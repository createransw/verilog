==> flow/design.v <==
module register_file #(parameter WIDTH = 4, ADDRESS_WIDTH = 2)(
  input clock, we,
  input [ADDRESS_WIDTH-1:0] a0, a1, a2,
  input [WIDTH-1:0] wd,
  output [WIDTH-1:0] rd0, rd1
);
  reg [WIDTH-1:0] rf[WIDTH-1:0];
  always @(posedge clock)
    if (we) rf[a2] <= wd;
  assign rd0 = (a0 != 0) ? rf[a0] : 0;
  assign rd1 = (a1 != 0) ? rf[a1] : 0;
endmodule
# Tool chain data of register_file
# Tool output for the design above, in the order of the flow.
# Lines are those of the file above, counted from 1.
# Operators: Yosys type, input widths -> output width; for muxes data width and select width s.
# Cell names lack the library's common part.
setup:
  design: "register_file"
  clock: "clock"
  library: "sky130hd"
  lib_corner: "tt_025C_1v80"

# After elaboration
# Source: Yosys, flattened and elaborated, memories not mapped. Widths are those after wreduce; folded enables and synchronous resets count as part of the registers. Registers that Yosys merges into a memory's read port (data or address) are not register bits. Print and check cells do not count. Equal cells are merged and count once.
# Yosys's memory passes give these memory sizes; they may raise the number of words (mostly to a power of two), join words into wider ones and drop unused or constant bits.
word_totals:
  in_bits: 12
  ff_bits: 0
  n_memories: 1
  ram_bits: 16
  elab_cells: 8
  output_inout_bits: 8
op_classes:
  mux: 5
  reduce_and_logical: 2
mem_list:
  columns: ["memory", "size", "width", "read_ports", "wr", "line_no", "rtl"]
  rows:
  - ["rf", 4, 4, 2, 1, 7, "reg [WIDTH-1:0] rf[WIDTH-1:0];"]
op_table:
  columns: ["op", "n"]
  rows:
  - ["$mux 4", 3]
  - ["$reduce_bool 2->1", 2]
  - ["$mux 2", 1]
  - ["$mux 1", 1]

# Longest topological paths
# Longest topological path by Yosys (ltp), each cell counted once; first at word level (registers and memories cut), then after technology mapping (sequential cells cut; the memories' decode and read muxes count).
depth:
  depth_word: 2
  ABC_AREA: 0
  ltp_mapped: 3
  mapped_depth_nobuf: 2

# Netlist
# The flow's flattened synthesis, as Yosys stat reports it; memories are mapped. The netlist is that of the ABC_AREA named above (0 if unset); the other value can give another one.
by_type:
  columns: ["cell_type", "n", "type_area_um2"]
  rows:
  - ["edfxtp_1", 12, 360.346]
  - ["a22o_1", 7, 61.309]
  - ["mux2_4", 4, 60.058]
  - ["mux2_2", 3, 33.782]
  - ["mux2i_1", 2, 20.019]
  - ["buf_6", 1, 11.261]
  - ["and2b_2", 1, 8.758]
  - ["and3b_1", 1, 8.758]
  - ["nor2b_2", 1, 8.758]
  - ["nand2_1", 2, 7.507]
  - ["and3_1", 1, 6.256]
  - ["nor2_1", 1, 3.754]
mapped:
  seqArea_um2: 360.3
  flip_flops: 12
  mapped_area_um2: 590.6
  n_buf: 1
  cells: 36

# Worst setup path after synthesis
# OpenSTA on the mapped netlist: ideal clock, no wires. The path of least setup slack (recovery checks aside). Input and output delay are each 20% of the period. Register names are those of the netlist, which keeps one name where synthesis merged equal registers.
synth_path:
  path_kind: "in2out"
  start: "input port a0[1]"
  end: "output port rd0[0]"
  clock_period_ps: 1510
  arrival_ps: 906
  in_delay_ps: 302
  path_stages: 3
  required_time_ps: 1208
  setup_slack_ps: 302
  t_first_pin_ps: 302
  n_path_buf: 1
  path_delay_ps: 604
  out_delay_ps: 302
  period_less_setup_slack_ps: 1208
# "path_delay_ps" is the arrival time less input delay plus setup time.
# A path that ends at an output port has no setup time.
# "path_stages": output pins that drive a net of the path, with the launching flip-flop's if there is one; two outputs of one cell count as two.
# "period_less_setup_slack_ps" = period - worst setup slack (recovery checks aside). The figure is calculated, with input and output delays left at 20% of the set period.
# The rows between start and end are the longest chain of elaborated cells between them; the timing report does not say that the signal goes this way. Where chains are equally long, one stands for them.
# Each line given opens the expression or statement behind the cell; cells for indexed reads and writes are added by Yosys, which also makes memories of some case tables.
# A memory read counts as a cell of the chain, while the word-level depth stops at memories.
synth_via:
  path_cell_list: "buf_6 mux2_4 a22o_1"
  elab_chain_cells: 2
  cells_between: 3
  cone_lines: 2
  classes_between: "1 x mux; 1 x reduce/logical; 1 x memory"
synth_lines:
  columns: ["element", "line_no", "rtl"]
  rows:
  - ["from (decl)", 3, "input [ADDRESS_WIDTH-1:0] a0, a1, a2,"]
  - ["$mem_v2 4x4", 7, "reg [WIDTH-1:0] rf[WIDTH-1:0];"]
  - ["$mux 4", 10, "assign rd0 = (a0 != 0) ? rf[a0] : 0;"]
  - ["to (decl)", 5, "output [WIDTH-1:0] rd0, rd1"]

# Worst path after layout
# Path of least setup slack in the final report of run 1 (OpenROAD, finished layout, wires in). Where an end is a register, its clock arrival counts in the times.
# The path's times are printed in steps of 10 ps; the period is the one set.
layout_path:
  path_kind: "reg2out"
  start: "memory rf[1][1]"
  end: "output port rd1[1]"
  path_stages: 4
  out_delay_ps: 310
  required_time_ps: 1240
  clock_period_ps: 1550
  t_first_pin_ps: 250
  arrival_ps: 1260
  setup_slack_ps: -20
  n_path_buf: 1
# The rows between start and end are the longest chain of elaborated cells between them; the timing report does not say that the signal goes this way. Where chains are equally long, one stands for them.
# A memory read counts as a cell of the chain, while the word-level depth stops at memories.
layout_via:
  path_cell_list: "edfxtp_1 mux2_4 a22o_1 buf_2"
  elab_chain_cells: 2
  cells_between: 2
  cone_lines: 2
  classes_between: "1 x mux; 1 x memory"
layout_lines:
  columns: ["element", "line_no", "rtl"]
  rows:
  - ["from (decl)", 7, "reg [WIDTH-1:0] rf[WIDTH-1:0];"]
  - ["$mem_v2 4x4", 7, null]
  - ["$mux 4", 11, "assign rd1 = (a1 != 0) ? rf[a1] : 0;"]
  - ["to (decl)", 5, "output [WIDTH-1:0] rd0, rd1"]

Settings and measured results of 2 stored flow runs for module register_file (sky130hd), not sorted in any way. The constraints put input and output delay at 20% of the set period each and load the outputs with 0.01 pF.
"achievedPeriod_ps" is the run's clock period less its worst setup slack. It is reckoned from that one timing run; input and output delays stay at 20% of the period that was set.

--- run 1 ---
==> flow/run.sh <==
#!/bin/bash
# the make line also repeats the synthesis and layout settings of config.mk as NAME=value (left out here)
make -C /OpenROAD-flow-scripts/flow DESIGN_CONFIG=/design/flow/config.mk WORK_HOME=/design/flow/orfs CLKGATE_MAP_FILE= finish
==> flow/config.mk <==
export PLATFORM = sky130hd
export DESIGN_NAME = register_file
export DESIGN_NICKNAME = register_file
export VERILOG_FILES = /design/flow/design.v
export SDC_FILE = /design/flow/constraint.sdc
export NUM_CORES = 4
export LEC_CHECK = 0
export CAP_MARGIN = 15
export CELL_PAD_IN_SITES_DETAIL_PLACEMENT = 0
export CELL_PAD_IN_SITES_GLOBAL_PLACEMENT = 3
export CORE_ASPECT_RATIO = 0.76
export CORE_MARGIN = 2
export CORE_UTILIZATION = 27
export CTS_CLUSTER_DIAMETER = 288
export GPL_ROUTABILITY_DRIVEN = 1
export GPL_TIMING_DRIVEN = 0
export HOLD_SLACK_MARGIN = 0.15
export PLACE_DENSITY_LB_ADDON = 0.13
export SLEW_MARGIN = 5
==> flow/constraint.sdc <==
create_clock -name core_clock -period 1.55 [get_ports {clock}]
set_input_delay 0.3100 -clock core_clock [delete_from_list [all_inputs] [get_ports {clock}]]
set_output_delay 0.3100 -clock core_clock [all_outputs]
set_load 0.01 [all_outputs]

==> results, as YAML <==
results:
  yosys.chip_area_um2: 590.6
  die_area_um2: 2580.8
  layout_stdcell_area_um2: 798.3
  util_pct: 39.6
  setup_worst_slack_ps: -21
  final_hold_ws_ps: 668
  achievedPeriod_ps: 1571

--- run 2 ---
==> flow/run.sh <==
#!/bin/bash
# the make line also repeats the synthesis and layout settings of config.mk as NAME=value (left out here)
make -C /OpenROAD-flow-scripts/flow DESIGN_CONFIG=/design/flow/config.mk WORK_HOME=/design/flow/orfs CLKGATE_MAP_FILE= finish
==> flow/config.mk <==
export PLATFORM = sky130hd
export DESIGN_NAME = register_file
export DESIGN_NICKNAME = register_file
export VERILOG_FILES = /design/flow/design.v
export SDC_FILE = /design/flow/constraint.sdc
export NUM_CORES = 4
export LEC_CHECK = 0
export CAP_MARGIN = 35
export CORE_ASPECT_RATIO = 0.52
export CORE_MARGIN = 2
export CORE_UTILIZATION = 34
export CTS_CLUSTER_SIZE = 91
export GPL_ROUTABILITY_DRIVEN = 1
export MAX_ROUTING_LAYER = met5
export PLACE_DENSITY_LB_ADDON = 0.29
export SETUP_SLACK_MARGIN = 0.17
export SLEW_MARGIN = 35
export TNS_END_PERCENT = 55
==> flow/constraint.sdc <==
create_clock -name core_clock -period 0.719 [get_ports {clock}]
set_input_delay 0.1438 -clock core_clock [delete_from_list [all_inputs] [get_ports {clock}]]
set_output_delay 0.1438 -clock core_clock [all_outputs]
set_load 0.01 [all_outputs]

==> results, as YAML <==
outcome: "no final report: floorplanning broke off with PDN-0185"
